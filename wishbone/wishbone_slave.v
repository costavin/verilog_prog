==> flow/design.v <==
module wishbone_slave(clk_i,
	adr_i,dat_i,cyc_i,stb_i,we_i,
	dat_o,stall_o,ack_o,led_o);
input	wire		clk_i,we_i,stb_i,cyc_i;
input	wire	[31:0]	dat_i;
input	wire		adr_i;
output	reg		ack_o;
output	wire		stall_o;
output	wire	[31:0]	dat_o;
output	reg	[7:0]	led_o;
	reg	[3:0]	state;
	wire		busy;
initial ack_o = 1'b0;
initial state = 0;
assign stall_o = (busy)&&(we_i);
assign busy = (state != 0);
assign dat_o = {28'h0, state};
always @(posedge clk_i)
	if ((stb_i)&&(!stall_o)&&(we_i))
		state <= 4'h1;
	else if (state >= 4'hf)
		state <= 4'h0;
	else if (state != 0)
		state <= state + 1'b1;
always @(posedge clk_i)
	case(state)
	4'h1: led_o <= 8'h01;
	4'h2: led_o <= 8'h02;
	4'h3: led_o <= 8'h04;
	4'h4: led_o <= 8'h08;
	4'h5: led_o <= 8'h10;
	4'h6: led_o <= 8'h20;
	4'h7: led_o <= 8'h40;
	4'h8: led_o <= 8'h80;
	4'h9: led_o <= 8'h40;
	4'ha: led_o <= 8'h20;
	4'hb: led_o <= 8'h10;
	4'hc: led_o <= 8'h08;
	4'hd: led_o <= 8'h04;
	4'he: led_o <= 8'h02;
	4'hf: led_o <= 8'h01;
	default: led_o <= 8'h00;
	endcase
always @(posedge clk_i)	
	ack_o <= (stb_i)&&(!stall_o);
wire	[33:0]	unused;
assign	unused = {cyc_i,adr_i,dat_i};
endmodule
# Tool chain data of wishbone_slave
# Tool output for the design above, in the order of the flow.
# Lines are those of the file above, counted from 1.
# Operators carry their Yosys type and port widths (W data, S select, Z words).
# Library cell names are shortened.
# Not given: -
[design]
top = "wishbone_slave"
clock = "clk_i"
cell_library = "sky130hd"
corner = "tt_025C_1v80"

# Word-level counts
# Yosys after proc, flatten, opt, wreduce and memory -nomap, before mapping. Memory bits, and registers merged into a memory's read port (data or address), are not among the register bits. Print and check cells are not counted. Equal cells are merged and count once.
# Yosys's memory passes give these memory sizes; they may raise the number of words (mostly to a power of two), join words into wider ones and drop unused or constant bits.
[classes]
n_cmp = 1
n_addsub = 1
reduce_logical = 7
n_mux = 2
[ops]
columns = ["op", "count"]
rows = [
  ["$add A4 B1 Y4 const B", 1],
  ["$ge A4 B4 Y1 const B", 1],
  ["$reduce_bool A4 Y1", 1],
  ["$logic_and A1 B1 Y1", 3],
  ["$reduce_bool A2 Y1", 1],
  ["$reduce_or A2 Y1", 1],
  ["$mux W1", 2],
  ["$logic_not A1 Y1", 1],
]
[word_totals]
out_inout_bits = 42
memories = 1
romBits = 128
ff_bits = 5
clocked_rd_ports_x_width = 8
in_bits = 37
[mem_list]
columns = ["memory", "words", "width", "rd", "write_ports", "line_no", "rtl"]
rows = [
  ["(no name shown)", 16, 8, 1, 0, 26, "case(state)"],
]

# Depth
# Depth = most cells in a row (Yosys ltp): at word level without a register or memory, in the mapped netlist without a sequential cell, where the memories' decode and read muxes count.
[depth]
ltp_word = 6
ABC_AREA = 0
mapped_depth = 5

# Netlist
# Source: synth_stat.txt of the flow (Yosys; design flattened, memories mapped). It holds for the ABC_AREA given above (unset counts as 0); a run with the other value may have another netlist.
# Totals and module areas in this step are rounded.
[mapped]
n_buf = 29
ff_cells = 13
yosys_area_um2 = 770
cell_count = 87
seqArea_um2 = 260
[by_type]
columns = ["cell", "count", "type_area_um2"]
rows = [
  ["dfxtp_1", 13, 260.25],
  ["buf_4", 28, 210.202],
  ["ha_1", 6, 75.072],
  ["inv_1", 6, 22.522],
  ["nand3_1", 4, 20.019],
  ["o21ai_0", 4, 20.019],
  ["nand2_1", 5, 18.768],
  ["nor2_1", 5, 18.768],
  ["and2_1", 2, 12.512],
  ["nor3b_2", 1, 12.512],
  ["buf_6", 1, 11.261],
  ["or3b_4", 1, 11.261],
  ["a21oi_1", 2, 10.01],
  ["mux2i_1", 1, 10.01],
  ["and2_4", 1, 8.758],
  ["nor2b_2", 1, 8.758],
  ["xnor2_1", 1, 8.758],
  ["xor2_1", 1, 8.758],
]
# Other cell types: 4; their cells: 4.

# Worst setup path after synthesis
# OpenSTA on the mapped netlist: ideal clock, no wires. The path of least setup slack (recovery checks aside). Input and output delay are each 20% of the period. Register names are those of the netlist, which keeps one name where synthesis merged equal registers.
[synth_timing]
path_type = "reg-to-output"
start = "reg state[0]"
end = "out stall_o"
t_first_pin_ns = 0.000
path_slack_ns = 0.690
out_delay_ns = 0.488
n_path_buf = 0
t_arrival_ns = 1.262
period_ns = 2.44
delay_ns = 1.262
path_stages = 5
synth_period_reached_ns = 1.75
# "delay_ns" is the arrival time less input delay plus setup time.
# A path that ends at an output port has no setup time.
# "path_stages": output pins that drive a net of the path, with the launching flip-flop's if there is one; two outputs of one cell count as two.
# "synth_period_reached_ns" = period - worst setup slack (recovery checks aside). The figure is calculated, with input and output delays left at 20% of the set period.
# Between the ends stands the longest chain of elaborated cells between them, by number of cells; it is not shown to be the way that was timed. Of several equally long chains one is given.
# A line is the first line of the expression or statement that the cell stems from. Yosys adds cells for indexed reads and writes and turns some case tables into memories.
# A register here has more assigning lines than the two given.
[synth_via]
path_cell_list = "dfxtp_1 -> inv_1 -> ha_1 -> or3b_4 -> and2_4"
elab_chain_cells = 2
[synth_rtl]
columns = ["element", "line_no", "rtl"]
rows = [
  ["from (decl)", 11, "reg [3:0] state;"],
  ["from (assign)", 20, "state <= 4'h1;"],
  ["from (assign)", 24, "state <= state + 1'b1;"],
  ["$reduce_bool A4 Y1", 16, "assign busy = (state != 0);"],
  ["$logic_and A1 B1 Y1", 15, "assign stall_o = (busy)&&(we_i);"],
  ["to (decl)", 8, "output wire stall_o;"],
]

# Timing after layout
# From the final timing report of run A: the path of least setup slack in the routed layout; clock arrival at registers is part of the times.
[layout_timing]
path_type = "reg-to-output"
start = "reg state[1]"
end = "out stall_o"
path_slack_ns = 0.02
n_path_buf = 1
period_ns = 1.77
t_first_pin_ns = 0.24
path_stages = 6
out_delay_ns = 0.35
t_arrival_ns = 1.40
# Between the ends stands the longest chain of elaborated cells between them, by number of cells; it is not shown to be the way that was timed. Of several equally long chains one is given.
# A register here has more assigning lines than the two given.
[layout_via]
path_cell_list = "dfxtp_2 -> inv_2 -> ha_4 -> or3b_4 -> and2_4 -> buf_6"
elab_chain_cells = 2
[layout_rtl]
columns = ["element", "line_no", "rtl"]
rows = [
  ["from (decl)", 11, "reg [3:0] state;"],
  ["from (assign)", 20, "state <= 4'h1;"],
  ["from (assign)", 24, "state <= state + 1'b1;"],
  ["$reduce_bool A4 Y1", 16, "assign busy = (state != 0);"],
  ["$logic_and A1 B1 Y1", 15, "assign stall_o = (busy)&&(we_i);"],
  ["to (decl)", 8, "output wire stall_o;"],
]

Lab notebook: wishbone_slave

wishbone_slave through Yosys and OpenROAD on sky130hd: 2 stored runs, unordered, with their settings and measured results. The constraints put input and output delay at 20% of the set period each and load the outputs with 0.01 pF.
"period_less_ws_ns" is the run's clock period less its worst setup slack. It is reckoned from that one timing run; input and output delays stay at 20% of the period that was set.
"worstPathTime_ns" is the time allowed to the run's worst setup path (the clock period less input and output delay, where it has them) less its slack. Clock arrival times count: a late capture clock shortens it, a late launch clock lengthens it.
"total_power_w": no workload was simulated; the value follows from the tool's default switching activity.
The measured numbers are rounded.

# run A
==> flow/run.sh <==
#!/bin/bash
# the make line also repeats the synthesis and layout settings of config.mk as NAME=value (left out here)
make -C /OpenROAD-flow-scripts/flow DESIGN_CONFIG=/design/flow/config.mk WORK_HOME=/design/flow/orfs CLKGATE_MAP_FILE= finish
==> flow/config.mk <==
export PLATFORM = sky130hd
export DESIGN_NAME = wishbone_slave
export DESIGN_NICKNAME = wishbone_slave
export VERILOG_FILES = /design/flow/design.v
export SDC_FILE = /design/flow/constraint.sdc
export NUM_CORES = 4
export LEC_CHECK = 0
export CAP_MARGIN = 20
export CORE_MARGIN = 2
export CORE_UTILIZATION = 18
export GPL_ROUTABILITY_DRIVEN = 1
export GPL_TIMING_DRIVEN = 1
export HOLD_SLACK_MARGIN = 0.01
export PLACE_DENSITY_LB_ADDON = 0.14
export SLEW_MARGIN = 20
export TNS_END_PERCENT = 75
==> flow/constraint.sdc <==
create_clock -name core_clock -period 1.77 [get_ports {clk_i}]
set_input_delay 0.3540 -clock core_clock [delete_from_list [all_inputs] [get_ports {clk_i}]]
set_output_delay 0.3540 -clock core_clock [all_outputs]
set_load 0.01 [all_outputs]

==> run A: results <==
util_frac=0.26
final_setup_ws_ns=0.015
finish.stdcell_area_um2=1100
holdWs_ns=0.62
die_footprint_um2=4800
worstPathTime_ns=1.40
critical_path_type="reg-to-output"
total_power_w=0.0019
tns_setup_ns=0.000
ys_area_um2=770
period_less_ws_ns=1.755

# run B
==> flow/run.sh <==
#!/bin/bash
# the make line also repeats the synthesis and layout settings of config.mk as NAME=value (left out here)
make -C /OpenROAD-flow-scripts/flow DESIGN_CONFIG=/design/flow/config.mk WORK_HOME=/design/flow/orfs CLKGATE_MAP_FILE= finish
==> flow/config.mk <==
export PLATFORM = sky130hd
export DESIGN_NAME = wishbone_slave
export DESIGN_NICKNAME = wishbone_slave
export VERILOG_FILES = /design/flow/design.v
export SDC_FILE = /design/flow/constraint.sdc
export NUM_CORES = 4
export LEC_CHECK = 0
export CAP_MARGIN = 20
export CELL_PAD_IN_SITES_GLOBAL_PLACEMENT = 0
export CORE_ASPECT_RATIO = 1.65
export CORE_MARGIN = 2
export CORE_UTILIZATION = 69
export HOLD_SLACK_MARGIN = 0.17
export MAX_ROUTING_LAYER = met5
export SETUP_SLACK_MARGIN = 0.1
export SLEW_MARGIN = 20
==> flow/constraint.sdc <==
create_clock -name core_clock -period 1.14 [get_ports {clk_i}]
set_input_delay 0.2280 -clock core_clock [delete_from_list [all_inputs] [get_ports {clk_i}]]
set_output_delay 0.2280 -clock core_clock [all_outputs]
set_load 0.01 [all_outputs]

==> run B: results <==
outcome="no final report: floorplanning broke off with PDN-0185"
