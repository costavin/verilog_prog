==> flow/design.v <==
`default_nettype none
module helloworld(clk,
                uart);
        parameter       CLOCK_RATE_HZ = 300_000;
	parameter       BAUD_RATE = 115_200;  
        parameter       INITIAL_UART_SETUP = (CLOCK_RATE_HZ/BAUD_RATE);
uart_tx	#(.CLOCKS_PER_BAUD(INITIAL_UART_SETUP))
	dut(.clk_i(clk), .wr_i(wrtx), .dat_i(datatx),
	.busy_o(busytx), .uart_tx_o(uart));
input	wire	 	clk;
	reg		wrtx;
	reg	[7:0]	datatx;
	wire		busytx;
output	reg		uart;
	reg	[3:0]	state_tx;
	reg	[23:0]	hz_counter;
	reg		restart_tx;
initial state_tx = 0;
initial restart_tx = 0;
initial hz_counter = 24'h16;
initial wrtx = 0;
always @(posedge clk)
	if ((wrtx)&&!(busytx))
		state_tx <= state_tx + 4'h1;
always @(posedge clk)
	case(state_tx)
	4'h0: datatx <= "H";
	4'h1: datatx <= "e";
	4'h2: datatx <= "l";
	4'h3: datatx <= "l";
	4'h4: datatx <= "o";
	4'h5: datatx <= ",";
	4'h6: datatx <= " ";
	4'h7: datatx <= "w";
	4'h8: datatx <= "o";
	4'h9: datatx <= "r";
	4'ha: datatx <= "l";
	4'hb: datatx <= "d";
	4'hc: datatx <= "!";
	4'hd: datatx <= "\t";
	4'he: datatx <= "\r";
	4'hf: datatx <= "\n";
	endcase
always @(posedge clk)
	if (!restart_tx)
		wrtx <= 1'b1;
	else if ((wrtx)&&(!busytx)&&(state_tx == 4'hf))	 
		wrtx <= 1'b0;
always @(posedge clk)
	if (hz_counter == 0)
		hz_counter <= CLOCK_RATE_HZ - 1'b1;
	else
		hz_counter <= hz_counter - 1'b1;
always @(posedge clk)
	restart_tx <= (hz_counter == 1);
endmodule
`default_nettype none
module uart_tx(clk_i, dat_i, wr_i, busy_o, uart_tx_o);
parameter       [31:0]  CLOCKS_PER_BAUD = 32'd868;  
input	wire		clk_i,wr_i;
input	wire	[7:0]	dat_i;
output	wire		uart_tx_o;
output	reg		busy_o;
	reg 	[3:0]	state;
	reg	[8:0]	copy_data;
	reg	[31:0]	counter;
	reg		baud_stb;
localparam IDLE=4'hf, START=4'h0, LAST=4'h8;
initial busy_o = 1'b0;
initial state = IDLE;
initial copy_data = 9'h1ff;  
always @(posedge clk_i)
	if ((wr_i) && !busy_o)  
		{busy_o, state} <= {1'b1, START};
	else if (baud_stb) begin	 
		if (state == IDLE)		 
			{busy_o, state} <= {1'b0, IDLE};
		else if (state < LAST) begin	 
			busy_o <= 1'b1;
			state <= state + 1'b1;
		end else		 
			{busy_o, state} <= {1'b1, IDLE};
	end
always @(posedge clk_i)
	if ((wr_i)&&!busy_o)	 
		copy_data <= {dat_i,1'b0};
	else if (baud_stb)	 
		copy_data <= {1'b1,copy_data[8:1]};
	else if ((state == IDLE)||(state>=4'h9))  
		copy_data <= 9'h1ff;
initial baud_stb = 1'b1;
initial counter = 0;
always @(posedge clk_i)
	if ((wr_i)&&(!busy_o)) begin
		counter <= CLOCKS_PER_BAUD - 1'b1;
		baud_stb <= 1'b0;
	end
	else if (!baud_stb) begin
		baud_stb <= (counter == 1);
		counter  <= counter - 1'b1;
	end	
	else if (state != IDLE)	begin
                counter <= CLOCKS_PER_BAUD - 1'b1;
		baud_stb <= 1'b0;
	end
assign uart_tx_o = copy_data[0];
endmodule
---- Step by step through the tools: helloworld ----
The steps from the RTL of helloworld to its reports follow in flow order.
Line numbers count from 1 in the design file above.
Operators: Yosys type, input widths -> output width; for muxes data width and select width s.
Library cell names are shortened.
The mark - stands for no value.
inputs
  top module .............................. helloworld
  clock ................................... clk
  library ................................. sky130hd
  library corner .......................... tt_025C_1v80

---- Word level ----
Source: Yosys, flattened and elaborated, memories not mapped. Widths are those after wreduce. Registers that Yosys merges into a memory's read port (data or address) are not register bits. Print and check cells do not count. Equal cells are merged and count once.
Yosys's memory passes give these memory sizes; they may raise the number of words (mostly to a power of two), join words into wider ones and drop unused or constant bits.
operators by class
  add/subtract/negate cells ............... 4
  $lt $le $gt $ge ......................... 2
  eq/ne operators ......................... 6
  muxes and demuxes ....................... 10
  reductions and logical operators ........ 7
operators by type and width
  operator               number
  $mux 32                2
  $sub 32x1->32 const B  1
  $eq 32x1->1 const B    1
  $mux 9                 3
  $sub 24x1->24 const B  1
  $eq 24x1->1 const B    1
  $logic_not 24->1       1
  $add 4x1->4 const B    2
  $eq 4x4->1 const B     2
  $mux 4                 2
  $ge 4x4->1 const B     1
  $lt 4x4->1 const B     1
  $ne 4x4->1 const B     1
  $reduce_bool 3->1      1
  $mux 1                 3
  $logic_and 1x1->1      2
  $ne 2x2->1 const B     1
  $reduce_bool 2->1      1
  $logic_or 1x1->1       1
  $logic_not 1->1        1
storage and ports
  bits in registers ....................... 85
  bits in read-only memories .............. 112
  word width x clocked read ports ......... 7
  memories ................................ 1
  bits of input ports ..................... 1
memories
  name             words  width  rd ports  wr ports  RTL line  text
  (no name shown)  16     7      1         0         26        case(state_tx)

---- Logic depth ----
Yosys ltp: most cells in a row. Word level: on the elaborated netlist, between registers, memories and ports. Mapped: between sequential cells and ports; inverters and the memories' decode and read muxes count.
depth
  depth after elaboration ................. 5
  ABC_AREA ................................ 0
  gate-level depth with buffers ........... 8
  mapped depth without buffers ............ 6

---- After synthesis ----
Source: synth_stat.txt of the flow (Yosys; design flattened, memories mapped). It holds for the ABC_AREA given above (unset counts as 0); a run with the other value may have another netlist.
synthesis totals
  cells in the netlist .................... 448
  chip area (Yosys) ....................... 4073.9 um^2
  flip-flop cells ......................... 84
  buffer cells ............................ 19
cell types
  cell type  number
  dfxtp_1    72
  edfxtp_1   12
  ha_1       17
  nand2_1    39
  or4_1      19
  mux2i_1    14
  a21oi_1    24
  nor2_1     32
  inv_1      23
  nor4_1     13
  or2_2      13
  o21ai_0    16
  nand3_1    15
  nand4_1    12
  nor3_1     15
  clkbuf_1   19
  a31oi_1    10
  xnor2_1    7
Other cell types: 32; their cells: 76.
The figures by module come from a second, unflattened synthesis with its own total; it is not the netlist above.
second synthesis, totals
  cells (unflattened synthesis) ........... 445
  area (unflattened synthesis) ............ 4139.0 um^2
Each row is one instance without its submodules.
by module
  module                        times used  cells  area (um^2)  sequential area (um^2)
  uart_tx #(CLOCKS_PER_BAUD=2)  1           264    2356.0       1021.0
  helloworld                    1           181    1783.0       780.7

---- Timing after synthesis ----
Source: OpenSTA report_checks on the synthesized netlist (no wires, ideal clock, input and output delay 20% of the period each), path of least setup slack; recovery checks are left aside. Register names are those of the netlist, which keeps one name where synthesis merged equal registers.
timing after synthesis
  kind .................................... reg2reg
  from .................................... reg hz_counter[18]
  to ...................................... reg hz_counter[23]
  period .................................. 2.64 ns
  time at the first pin ................... 0.000 ns
  arrival ................................. 1.972 ns
  slack ................................... 0.547 ns
  path delay .............................. 2.093 ns
  stages on the path ...................... 5
  path buffers ............................ 0
  synthesis period reached ................ 2.093 ns
"path delay" = arrival - input delay + setup time.
"stages on the path": output pins that drive a net of the path, with the launching flip-flop's if there is one; two outputs of one cell count as two.
"synthesis period reached" = period - worst setup slack (recovery checks aside). The figure is calculated, with input and output delays left at 20% of the set period.
Between the ends stands the longest chain of elaborated cells between them, by number of cells; it is not shown to be the way that was timed. Of several equally long chains one is given.
A line is the first line of the expression or statement that the cell stems from. Yosys adds cells for indexed reads and writes and turns some case tables into memories.
between the ends, after synthesis
  cell sequence ........................... dfxtp_1 -> or4_4 -> or3_4 -> or4_4 -> mux2_4
  cells in the longest elaborated chain ... 1
ends and longest elaborated chain, after synthesis
  element             RTL line  text
  start: declaration  16        reg [23:0] hz_counter;
  start: assignment   51        hz_counter <= CLOCK_RATE_HZ - 1'b1;
  start: assignment   53        hz_counter <= hz_counter - 1'b1;
  $sub 24x1->24       53
  end: assignment     51
  end: assignment     53
  end: declaration    16

---- Worst path after layout ----
From the final timing report of run 1: the path of least setup slack in the routed layout; clock arrival at registers is part of the times.
timing after layout
  kind .................................... reg2reg
  from .................................... reg hz_counter[19]
  to ...................................... reg hz_counter[23]
  period .................................. 2.07 ns
  time at the first pin ................... 0.36 ns
  arrival ................................. 2.32 ns
  slack ................................... 0.01 ns
  stages on the path ...................... 5
  path buffers ............................ 0
Between the ends stands the longest chain of elaborated cells between them, by number of cells; it is not shown to be the way that was timed. Of several equally long chains one is given.
between the ends, after layout
  cell sequence ........................... dfxtp_2 -> or4_4 -> or3_4 -> or4_4 -> mux2_4
  cells in the longest elaborated chain ... 1
ends and longest elaborated chain, after layout
  element             RTL line  text
  start: declaration  16        reg [23:0] hz_counter;
  start: assignment   51        hz_counter <= CLOCK_RATE_HZ - 1'b1;
  start: assignment   53        hz_counter <= hz_counter - 1'b1;
  $sub 24x1->24       53
  end: assignment     51
  end: assignment     53
  end: declaration    16

Subject: flow runs of helloworld

Hi,

Flow measurements of helloworld on sky130hd: 2 stored runs with different settings, listed in no order. Input and output delays are each 20% of the period that was set; the output load is 0.01 pF.
"achieved period" is the run's clock period less its worst setup slack. It is reckoned from that one timing run; input and output delays stay at 20% of the period that was set.
"time on the worst setup path" is the time allowed to the run's worst setup path (the clock period less input and output delay, where it has them) less its slack. Clock arrival times count: a late capture clock shortens it, a late launch clock lengthens it.
By "total power after layout" is meant OpenSTA's value without simulated activity: inputs other than the clock are taken to toggle once in ten clock periods, and the tool carries that through the logic.

======== run 1 ========
==> flow/run.sh <==
#!/bin/bash
# the make line also repeats the synthesis and layout settings of config.mk as NAME=value (left out here)
make -C /OpenROAD-flow-scripts/flow DESIGN_CONFIG=/design/flow/config.mk WORK_HOME=/design/flow/orfs CLKGATE_MAP_FILE= finish
==> flow/config.mk <==
export PLATFORM = sky130hd
export DESIGN_NAME = helloworld
export DESIGN_NICKNAME = helloworld
export VERILOG_FILES = /design/flow/design.v
export SDC_FILE = /design/flow/constraint.sdc
export NUM_CORES = 4
export LEC_CHECK = 0
export CAP_MARGIN = 20
export CELL_PAD_IN_SITES_DETAIL_PLACEMENT = 1
export CELL_PAD_IN_SITES_GLOBAL_PLACEMENT = 1
export CORE_ASPECT_RATIO = 1.13
export CORE_MARGIN = 2
export CORE_UTILIZATION = 46
export CTS_CLUSTER_DIAMETER = 116
export PLACE_DENSITY_LB_ADDON = 0.17
export SETUP_SLACK_MARGIN = 0.54
export SLEW_MARGIN = 35
export TNS_END_PERCENT = 100
==> flow/constraint.sdc <==
create_clock -name core_clock -period 2.07 [get_ports {clk}]
set_input_delay 0.4140 -clock core_clock [delete_from_list [all_inputs] [get_ports {clk}]]
set_output_delay 0.4140 -clock core_clock [all_outputs]
set_load 0.01 [all_outputs]

-------- measured, run 1 --------
  worst hold slack after layout ........... 0.386 ns
  die outline area ........................ 9626.8 um^2
  utilization after routing ............... 65.7 %
  time on the worst setup path ............ 2.06 ns
  critical path kind ...................... reg2reg
  achieved period ......................... 2.057 ns
  area of the synthesized netlist ......... 4073.9 um^2
  worst setup slack after layout .......... 0.013 ns
  summed negative setup slack ............. 0.000 ns
  total power after layout ................ 3.197 mW

======== run 2 ========
==> flow/run.sh <==
#!/bin/bash
# the make line also repeats the synthesis and layout settings of config.mk as NAME=value (left out here)
make -C /OpenROAD-flow-scripts/flow DESIGN_CONFIG=/design/flow/config.mk WORK_HOME=/design/flow/orfs CLKGATE_MAP_FILE= finish
==> flow/config.mk <==
export PLATFORM = sky130hd
export DESIGN_NAME = helloworld
export DESIGN_NICKNAME = helloworld
export VERILOG_FILES = /design/flow/design.v
export SDC_FILE = /design/flow/constraint.sdc
export NUM_CORES = 4
export LEC_CHECK = 0
export CAP_MARGIN = 20
export CORE_ASPECT_RATIO = 0.57
export CORE_MARGIN = 7
export CORE_UTILIZATION = 28
export CTS_CLUSTER_DIAMETER = 243
export PLACE_DENSITY_LB_ADDON = 0.19
export SLEW_MARGIN = 20
==> flow/constraint.sdc <==
create_clock -name core_clock -period 3.32 [get_ports {clk}]
set_input_delay 0.6640 -clock core_clock [delete_from_list [all_inputs] [get_ports {clk}]]
set_output_delay 0.6640 -clock core_clock [all_outputs]
set_load 0.01 [all_outputs]

-------- measured, run 2 --------
  worst hold slack after layout ........... 0.377 ns
  die outline area ........................ 18256.6 um^2
  utilization after routing ............... 32.2 %
  time on the worst setup path ............ 2.36 ns
  critical path kind ...................... reg2reg
  achieved period ......................... 2.363 ns
  area of the synthesized netlist ......... 4073.9 um^2
  worst setup slack after layout .......... 0.957 ns
  summed negative setup slack ............. 0.000 ns
  total power after layout ................ 2.050 mW

Regards
